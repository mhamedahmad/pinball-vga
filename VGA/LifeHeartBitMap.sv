==> flow/design.v <==
 module LifeHeartBitMap (
					input	logic	clk, 
					input	logic	resetN, 
					input logic	[10:0] offsetX, 
					input logic	[10:0] offsetY, 
					input	logic	InsideRectangle,  
					input logic [2:0]num, 
					input logic [2:0]counter, 
					output	logic	drawingRequest,  
					output	logic	[7:0] RGBout,   
					output	logic	[3:0] HitEdgeCode  
 ) ; 
localparam logic [7:0] TRANSPARENT_ENCODING = 8'h00 ; 
logic[0:31][0:31][7:0] object_colors = {
	{8'h00,8'h00,8'h00,8'h00,8'h00,8'h00,8'h00,8'h00,8'h00,8'h00,8'h00,8'h00,8'h00,8'h00,8'h00,8'h00,8'h00,8'h00,8'h00,8'h00,8'h00,8'h00,8'h00,8'h00,8'h00,8'h00,8'h00,8'h00,8'h00,8'h00,8'h00,8'h00},
	{8'h00,8'h00,8'h00,8'h00,8'h00,8'h00,8'h00,8'h00,8'h00,8'h00,8'h00,8'h00,8'h00,8'h00,8'h00,8'h00,8'h00,8'h00,8'h00,8'h00,8'h00,8'h00,8'h00,8'h00,8'h00,8'h00,8'h00,8'h00,8'h00,8'h00,8'h00,8'h00},
	{8'h00,8'h00,8'h00,8'h00,8'h00,8'h00,8'h00,8'h00,8'h00,8'h00,8'h00,8'h00,8'h00,8'h00,8'h00,8'h00,8'h00,8'h00,8'h00,8'h00,8'h00,8'h00,8'h00,8'h00,8'h00,8'h00,8'h00,8'h00,8'h00,8'h00,8'h00,8'h00},
	{8'h00,8'h00,8'h00,8'h00,8'h00,8'h00,8'h00,8'h00,8'h00,8'h00,8'h00,8'h00,8'h00,8'h00,8'h00,8'h00,8'h00,8'h00,8'h00,8'h00,8'h00,8'h00,8'h00,8'h00,8'h00,8'h00,8'h00,8'h00,8'h00,8'h00,8'h00,8'h00},
	{8'h00,8'h00,8'h00,8'h00,8'h00,8'he0,8'he0,8'he0,8'he0,8'he0,8'he0,8'he0,8'he0,8'h00,8'h00,8'h00,8'h00,8'h00,8'h00,8'he0,8'he0,8'he0,8'he0,8'he0,8'he0,8'he0,8'he0,8'h00,8'h00,8'h00,8'h00,8'h00},
	{8'h00,8'h00,8'h00,8'h00,8'h00,8'he0,8'he0,8'he0,8'he0,8'he0,8'he0,8'he0,8'he0,8'h00,8'h00,8'h00,8'h00,8'h00,8'h00,8'he0,8'he0,8'he0,8'he0,8'he0,8'he0,8'he0,8'he0,8'h00,8'h00,8'h00,8'h00,8'h00},
	{8'h00,8'h00,8'h00,8'he0,8'he0,8'he0,8'he0,8'hff,8'hff,8'hff,8'hff,8'he0,8'he0,8'he0,8'he0,8'h00,8'h00,8'he0,8'he0,8'he0,8'he0,8'he0,8'he0,8'he0,8'he0,8'he0,8'he0,8'he0,8'he0,8'h00,8'h00,8'h00},
	{8'h00,8'h00,8'h00,8'he0,8'he0,8'he0,8'he0,8'hff,8'hff,8'hff,8'hff,8'he0,8'he0,8'he0,8'he0,8'h00,8'h00,8'he0,8'he0,8'he0,8'he0,8'he0,8'he0,8'he0,8'he0,8'he0,8'he0,8'he0,8'he0,8'h00,8'h00,8'h00},
	{8'h00,8'h00,8'h00,8'he0,8'he0,8'hff,8'hff,8'hff,8'hff,8'he0,8'he0,8'he0,8'he0,8'he0,8'he0,8'he0,8'he0,8'he0,8'he0,8'he0,8'he0,8'he0,8'he0,8'he0,8'he0,8'he0,8'he0,8'he0,8'he0,8'h00,8'h00,8'h00},
	{8'h00,8'h00,8'h00,8'he0,8'he0,8'hff,8'hff,8'hff,8'hff,8'he0,8'he0,8'he0,8'he0,8'he0,8'he0,8'he0,8'he0,8'he0,8'he0,8'he0,8'he0,8'he0,8'he0,8'he0,8'he0,8'he0,8'he0,8'he0,8'he0,8'h00,8'h00,8'h00},
	{8'h00,8'h00,8'h00,8'he0,8'he0,8'hff,8'hff,8'he0,8'he0,8'he0,8'he0,8'he0,8'he0,8'he0,8'he0,8'he0,8'he0,8'he0,8'he0,8'he0,8'he0,8'he0,8'he0,8'he0,8'he0,8'he0,8'he0,8'he0,8'he0,8'h00,8'h00,8'h00},
	{8'h00,8'h00,8'h00,8'he0,8'he0,8'hff,8'hff,8'he0,8'he0,8'he0,8'he0,8'he0,8'he0,8'he0,8'he0,8'he0,8'he0,8'he0,8'he0,8'he0,8'he0,8'he0,8'he0,8'he0,8'he0,8'he0,8'he0,8'he0,8'he0,8'h00,8'h00,8'h00},
	{8'h00,8'h00,8'h00,8'he0,8'he0,8'he9,8'he9,8'he0,8'he0,8'he0,8'he0,8'he0,8'he0,8'he0,8'he0,8'he0,8'he0,8'he0,8'he0,8'he0,8'he0,8'he0,8'he0,8'he0,8'he0,8'he0,8'he0,8'he0,8'he0,8'h00,8'h00,8'h00},
	{8'h00,8'h00,8'h00,8'he0,8'he0,8'he0,8'he0,8'he0,8'he0,8'he0,8'he0,8'he0,8'he0,8'he0,8'he0,8'he0,8'he0,8'he0,8'he0,8'he0,8'he0,8'he0,8'he0,8'he0,8'he0,8'he0,8'he0,8'he0,8'he0,8'h00,8'h00,8'h00},
	{8'h00,8'h40,8'h40,8'he0,8'he0,8'he0,8'he0,8'he0,8'he0,8'he0,8'he0,8'he0,8'he0,8'he0,8'he0,8'he0,8'he0,8'he0,8'he0,8'he0,8'he0,8'he0,8'he0,8'he0,8'he0,8'he0,8'he0,8'he0,8'he0,8'h40,8'h40,8'h00},
	{8'h00,8'h00,8'h00,8'h00,8'h00,8'he0,8'he0,8'he0,8'he0,8'he0,8'he0,8'he0,8'he0,8'he0,8'he0,8'he0,8'he0,8'he0,8'he0,8'he0,8'he0,8'he0,8'he0,8'he0,8'he0,8'he0,8'he0,8'h00,8'h00,8'h00,8'h00,8'h00},
	{8'h00,8'h00,8'h00,8'h00,8'h00,8'he0,8'he0,8'he0,8'he0,8'he0,8'he0,8'he0,8'he0,8'he0,8'he0,8'he0,8'he0,8'he0,8'he0,8'he0,8'he0,8'he0,8'he0,8'he0,8'he0,8'he0,8'he0,8'h00,8'h00,8'h00,8'h00,8'h00},
	{8'h00,8'h00,8'h00,8'h00,8'h00,8'h00,8'h00,8'he0,8'he0,8'he0,8'he0,8'he0,8'he0,8'he0,8'he0,8'he0,8'he0,8'he0,8'he0,8'he0,8'he0,8'he0,8'he0,8'he0,8'he0,8'h00,8'h00,8'h00,8'h00,8'h00,8'h00,8'h00},
	{8'h00,8'h00,8'h00,8'h00,8'h00,8'h00,8'h00,8'he0,8'he0,8'he0,8'he0,8'he0,8'he0,8'he0,8'he0,8'he0,8'he0,8'he0,8'he0,8'he0,8'he0,8'he0,8'he0,8'he0,8'he0,8'h00,8'h00,8'h00,8'h00,8'h00,8'h00,8'h00},
	{8'h00,8'h00,8'h00,8'h00,8'h00,8'h00,8'h00,8'h00,8'h00,8'he0,8'he0,8'he0,8'he0,8'he0,8'he0,8'he0,8'he0,8'he0,8'he0,8'he0,8'he0,8'he0,8'he0,8'h00,8'h00,8'h00,8'h00,8'h00,8'h00,8'h00,8'h00,8'h00},
	{8'h00,8'h00,8'h00,8'h00,8'h00,8'h00,8'h00,8'h00,8'h00,8'he0,8'he0,8'he0,8'he0,8'he0,8'he0,8'he0,8'he0,8'he0,8'he0,8'he0,8'he0,8'he0,8'he0,8'h00,8'h00,8'h00,8'h00,8'h00,8'h00,8'h00,8'h00,8'h00},
	{8'h00,8'h00,8'h00,8'h00,8'h00,8'h00,8'h00,8'h00,8'h00,8'h00,8'h00,8'he0,8'he0,8'he0,8'he0,8'he0,8'he0,8'he0,8'he0,8'he0,8'he0,8'h00,8'h00,8'h00,8'h00,8'h00,8'h00,8'h00,8'h00,8'h00,8'h00,8'h00},
	{8'h00,8'h00,8'h00,8'h00,8'h00,8'h00,8'h00,8'h00,8'h00,8'h00,8'h00,8'he0,8'he0,8'he0,8'he0,8'he0,8'he0,8'he0,8'he0,8'he0,8'he0,8'h00,8'h00,8'h00,8'h00,8'h00,8'h00,8'h00,8'h00,8'h00,8'h00,8'h00},
	{8'h00,8'h00,8'h00,8'h00,8'h00,8'h00,8'h00,8'h00,8'h00,8'h00,8'h00,8'h00,8'h00,8'he0,8'he0,8'he0,8'he0,8'he0,8'he0,8'h00,8'h00,8'h00,8'h00,8'h00,8'h00,8'h00,8'h00,8'h00,8'h00,8'h00,8'h00,8'h00},
	{8'h00,8'h00,8'h00,8'h00,8'h00,8'h00,8'h00,8'h00,8'h00,8'h00,8'h00,8'h00,8'h00,8'he0,8'he0,8'he0,8'he0,8'he0,8'he0,8'h00,8'h00,8'h00,8'h00,8'h00,8'h00,8'h00,8'h00,8'h00,8'h00,8'h00,8'h00,8'h00},
	{8'h00,8'h00,8'h00,8'h00,8'h00,8'h00,8'h00,8'h00,8'h00,8'h00,8'h00,8'h00,8'h00,8'h00,8'h00,8'he0,8'he0,8'h00,8'h00,8'h00,8'h00,8'h00,8'h00,8'h00,8'h00,8'h00,8'h00,8'h00,8'h00,8'h00,8'h00,8'h00},
	{8'h00,8'h00,8'h00,8'h00,8'h00,8'h00,8'h00,8'h00,8'h00,8'h00,8'h00,8'h00,8'h00,8'h00,8'h00,8'he0,8'he0,8'h00,8'h00,8'h00,8'h00,8'h00,8'h00,8'h00,8'h00,8'h00,8'h00,8'h00,8'h00,8'h00,8'h00,8'h00},
	{8'h00,8'h00,8'h00,8'h00,8'h00,8'h00,8'h00,8'h00,8'h00,8'h00,8'h00,8'h00,8'h00,8'h00,8'h00,8'he0,8'he0,8'h00,8'h00,8'h00,8'h00,8'h00,8'h00,8'h00,8'h00,8'h00,8'h00,8'h00,8'h00,8'h00,8'h00,8'h00},
	{8'h00,8'h00,8'h00,8'h00,8'h00,8'h00,8'h00,8'h00,8'h00,8'h00,8'h00,8'h00,8'h00,8'h00,8'h00,8'h00,8'h00,8'h00,8'h00,8'h00,8'h00,8'h00,8'h00,8'h00,8'h00,8'h00,8'h00,8'h00,8'h00,8'h00,8'h00,8'h00},
	{8'h00,8'h00,8'h00,8'h00,8'h00,8'h00,8'h00,8'h00,8'h00,8'h00,8'h00,8'h00,8'h00,8'h00,8'h00,8'h00,8'h00,8'h00,8'h00,8'h00,8'h00,8'h00,8'h00,8'h00,8'h00,8'h00,8'h00,8'h00,8'h00,8'h00,8'h00,8'h00},
	{8'h00,8'h00,8'h00,8'h00,8'h00,8'h00,8'h00,8'h00,8'h00,8'h00,8'h00,8'h00,8'h00,8'h00,8'h00,8'h00,8'h00,8'h00,8'h00,8'h00,8'h00,8'h00,8'h00,8'h00,8'h00,8'h00,8'h00,8'h00,8'h00,8'h00,8'h00,8'h00},
	{8'h00,8'h00,8'h00,8'h00,8'h00,8'h00,8'h00,8'h00,8'h00,8'h00,8'h00,8'h00,8'h00,8'h00,8'h00,8'h00,8'h00,8'h00,8'h00,8'h00,8'h00,8'h00,8'h00,8'h00,8'h00,8'h00,8'h00,8'h00,8'h00,8'h00,8'h00,8'h00}};
 logic [0:3] [0:3] [3:0] hit_colors = 
		   {16'hC446,     
			16'h8C62,    
			16'h8932, 
			16'h9113}; 
always_ff@(posedge clk or negedge resetN) 
begin 
	if(!resetN) begin 
		RGBout <=	8'h00; 
		HitEdgeCode <= 4'h0; 
	end 
	else begin 
		RGBout <= TRANSPARENT_ENCODING ;  
		HitEdgeCode <= 4'h0; 
		if (InsideRectangle == 1'b1 ) 
		begin  
			HitEdgeCode <= hit_colors[offsetY >> 3][offsetX >> 3 ];  
			RGBout <= object_colors[offsetY][offsetX]; 
		end  	 
	end 
end 
assign drawingRequest = ( (RGBout != TRANSPARENT_ENCODING ) && (counter > num-1) ) ? 1'b1 : 1'b0 ;  
endmodule 
-- Reports on LifeHeartBitMap
Tool output for the design above, in the order of the flow.
Line numbers count from 1 in the design file above.
Operators: Yosys type, input widths -> output width; for muxes data width and select width s.
Cell names lack the library's common part.
The mark - stands for no value.
- design top: LifeHeartBitMap
- clock input: clk
- standard-cell library: sky130hd
- timing corner: tt_025C_1v80

-- Word level
Counts by Yosys on the flattened word-level netlist (proc, flatten, opt, wreduce; memories kept). Register bits leave out memories and registers merged into their read ports (data or address); mux counts leave out enables and synchronous resets folded into registers. Print and check cells are left out. Cells with the same type and inputs are merged into one.
- bits in registers at 12
- noted input port bits: 31
- noted output and inout port bits: 13
- word-level cells at 17
- noted add/sub/neg operators: 7
- order comparisons: 1
- noted shifts and indexed selects: 2
- mux-type cells: 3
- reduce/logical cells at 2
- operators with widths (kind ; number):
    $shiftx 8192x21->8 const A ; 1
    $shiftx 64x14->4 const A ; 1
    $gt 3x32->1 ; 1
    $sub 5x11->12 const A ; 2
    $add 20x15->21 ; 1
    $sub 2x8->9 const A ; 2
    $add 13x11->14 ; 1
    $reduce_bool 8->1 ; 1
    $mux 8 ; 1
    $sub 3x1->4 const B ; 1
    $mux 4 ; 1
    $logic_and 1x1->1 ; 1
    $mux 1 ; 1

-- Depth
Longest topological path by Yosys (ltp), each cell counted once; first at word level (registers and memories cut), then after technology mapping (sequential cells cut; the memories' decode and read muxes count).
- depth after elaboration: 4
- ABC_AREA: 0
- noted depth in mapped cells: 11
- noted depth with buffers taken out: 11

-- After synthesis
Source: synth_stat.txt of the flow (Yosys; design flattened, memories mapped). It holds for the ABC_AREA given above (unset counts as 0); a run with the other value may have another netlist.
- cells by type (type ; number ; total area (sq um)):
    dfrtp_1 ; 8 ; 200.192
    ha_1 ; 14 ; 175.168
    xnor2_1 ; 9 ; 78.826
    inv_1 ; 20 ; 75.072
    nand2_1 ; 16 ; 60.058
    a21oi_1 ; 11 ; 55.053
    nor2_1 ; 14 ; 52.55
    xor2_1 ; 6 ; 52.55
    fa_1 ; 2 ; 40.038
    a211oi_1 ; 5 ; 37.536
    buf_4 ; 5 ; 37.536
    a311oi_1 ; 4 ; 35.034
    nor3_1 ; 7 ; 35.034
    o21ai_0 ; 7 ; 35.034
    a21o_1 ; 3 ; 22.522
    o211ai_1 ; 3 ; 22.522
    o31ai_1 ; 3 ; 22.522
    mux2i_1 ; 2 ; 20.019
Other cell types: 33; their cells: 50.
- cells in the netlist at 189
- mapped area at 1437.6 sq um
- noted sequential area: 200.2 sq um
- noted flip-flop cells: 8
- buffers at 12

-- Worst setup path after synthesis
Path of least setup slack by OpenSTA after synthesis, without wires, with an ideal clock, recovery checks aside; 20% of the period is set as input and as output delay. Where synthesis merged equal registers, the netlist keeps one of their names.
- kind: input to output
- start: input port num[0]
- end: output port drawingRequest
- clock period at 6.24 ns
- external input delay: 1.248 ns
- external output delay at 1.248 ns
- launch time at the first pin at 1.248 ns
- arrival time: 2.311 ns
- required time: 4.992 ns
- setup slack: 2.681 ns
- noted path delay: 1.063 ns
- stages: 6
- buffers on the path: 0
- synthesis period reached at 3.559 ns
"path delay" is the arrival time less input delay plus setup time.
A path that ends at an output port has no setup time.
"stages": output pins that drive a net of the path, with the launching flip-flop's if there is one; two outputs of one cell count as two.
"synthesis period reached" = period - worst setup slack (recovery checks aside). The figure is calculated, with input and output delays left at 20% of the set period.
Between the ends stands the longest chain of elaborated cells between them, by number of cells; it is not shown to be the way that was timed. Of several equally long chains one is given.
A line is the first line of the expression or statement that the cell stems from. Yosys adds cells for indexed reads and writes and turns some case tables into memories.
- cell sequence: inv_1 > ha_1 > ha_1 > a21o_1 > a21oi_1 > nor3_1
- cells in the longest elaborated chain at 4
- noted elaborated cells on any way between the ends: 4
- noted source lines of those cells: 1
- classes of those cells: add/sub: 1; compare: 1; mux: 1; reduce/logical: 1
- ends and longest elaborated chain, post-synthesis (what ; RTL line ; text):
    from (decl) ; 7 ; input logic [2:0]num,
    $sub 3x1->4 ; 68 ; assign drawingRequest = ( (RGBout != TRANSPARENT_ENCODING ) && (counter > num-1) ) ? 1'b1 : 1'b0 ;
    $gt 3x32->1 ; 68 ;
    $logic_and 1x1->1 ; 68 ;
    $mux 1 ; 68 ;
    to (decl) ; 9 ; output logic drawingRequest,

-- Worst path after layout
Path of least setup slack in the final report of stored run 2 (OpenROAD, finished layout, wires in). Where an end is a register, its clock arrival counts in the times.
- kind: input to output
- start: input port num[1]
- end: output port drawingRequest
- clock period at 2.94 ns
- external input delay: 0.59 ns
- external output delay at 0.59 ns
- launch time at the first pin at 0.59 ns
- arrival time: 2.23 ns
- required time: 2.35 ns
- setup slack: 0.12 ns
- stages: 9
- buffers on the path: 2
Between the ends stands the longest chain of elaborated cells between them, by number of cells; it is not shown to be the way that was timed. Of several equally long chains one is given.
- cell sequence: clkdlybuf4s50_1 > inv_1 > ha_1 > xnor2_1 > ha_1 > nand3_2 > o41ai_1 > nor3_1 > buf_2
- cells in the longest elaborated chain at 4
- noted elaborated cells on any way between the ends: 4
- noted source lines of those cells: 1
- classes of those cells: add/sub: 1; compare: 1; mux: 1; reduce/logical: 1
- ends and longest elaborated chain, post-layout (what ; RTL line ; text):
    from (decl) ; 7 ; input logic [2:0]num,
    $sub 3x1->4 ; 68 ; assign drawingRequest = ( (RGBout != TRANSPARENT_ENCODING ) && (counter > num-1) ) ? 1'b1 : 1'b0 ;
    $gt 3x32->1 ; 68 ;
    $logic_and 1x1->1 ; 68 ;
    $mux 1 ; 68 ;
    to (decl) ; 9 ; output logic drawingRequest,

Stored flow runs of LifeHeartBitMap (2 of them; Yosys, OpenROAD, sky130hd). They differ in their settings and are not a sequence. Constraints: input delay and output delay 20% of the set period each, output load 0.01 pF.
"clock period achieved" = clock period - worst setup slack. The figure is calculated, with input and output delays left at 20% of the set period.
"critical path time" = time allowed to the worst setup path (clock period - input delay - output delay, where it has them) - its slack; a late launch clock adds to it, a late capture clock takes from it.
By "power consumption" is meant OpenSTA's value without simulated activity: inputs other than the clock are taken to toggle once in ten clock periods, and the tool carries that through the logic.

Stored run 1

==> flow/run.sh <==
#!/bin/bash
# the make line also repeats the synthesis and layout settings of config.mk as NAME=value (left out here)
make -C /OpenROAD-flow-scripts/flow DESIGN_CONFIG=/design/flow/config.mk WORK_HOME=/design/flow/orfs CLKGATE_MAP_FILE= finish
==> flow/config.mk <==
export PLATFORM = sky130hd
export DESIGN_NAME = LifeHeartBitMap
export DESIGN_NICKNAME = LifeHeartBitMap
export VERILOG_FILES = /design/flow/design.v
export SDC_FILE = /design/flow/constraint.sdc
export NUM_CORES = 4
export LEC_CHECK = 0
export ABC_AREA = 1
export CAP_MARGIN = 10
export CELL_PAD_IN_SITES_DETAIL_PLACEMENT = 1
export CORE_MARGIN = 2
export CORE_UTILIZATION = 55
export GPL_ROUTABILITY_DRIVEN = 0
export GPL_TIMING_DRIVEN = 1
export PLACE_DENSITY = 0.65
export SETUP_SLACK_MARGIN = 0.75
export SLEW_MARGIN = 20
==> flow/constraint.sdc <==
create_clock -name core_clock -period 2.74 [get_ports {clk}]
set_input_delay 0.5480 -clock core_clock [delete_from_list [all_inputs] [get_ports {clk}]]
set_output_delay 0.5480 -clock core_clock [all_outputs]
set_load 0.01 [all_outputs]

Stored run 1: did not finish, placement stopped with DPL-0033.

Stored run 2

==> flow/run.sh <==
#!/bin/bash
# the make line also repeats the synthesis and layout settings of config.mk as NAME=value (left out here)
make -C /OpenROAD-flow-scripts/flow DESIGN_CONFIG=/design/flow/config.mk WORK_HOME=/design/flow/orfs CLKGATE_MAP_FILE= finish
==> flow/config.mk <==
export PLATFORM = sky130hd
export DESIGN_NAME = LifeHeartBitMap
export DESIGN_NICKNAME = LifeHeartBitMap
export VERILOG_FILES = /design/flow/design.v
export SDC_FILE = /design/flow/constraint.sdc
export NUM_CORES = 4
export LEC_CHECK = 0
export CAP_MARGIN = 20
export CORE_MARGIN = 2
export CORE_UTILIZATION = 40
export SLEW_MARGIN = 20
==> flow/constraint.sdc <==
create_clock -name core_clock -period 2.94 [get_ports {clk}]
set_input_delay 0.5880 -clock core_clock [delete_from_list [all_inputs] [get_ports {clk}]]
set_output_delay 0.5880 -clock core_clock [all_outputs]
set_load 0.01 [all_outputs]

Measured in stored run 2:
- noted the synthesized cell area: 1437.6 sq um
- utilization after routing at 64.9 %
- critical path time at 1.65 ns
- critical path kind: input to output
- setup slack of the worst path: 0.118 ns
- power consumption: 0.6831 mW
- total die area: 4089.6 sq um
- noted the setup TNS: 0.000 ns
- clock period achieved: 2.822 ns
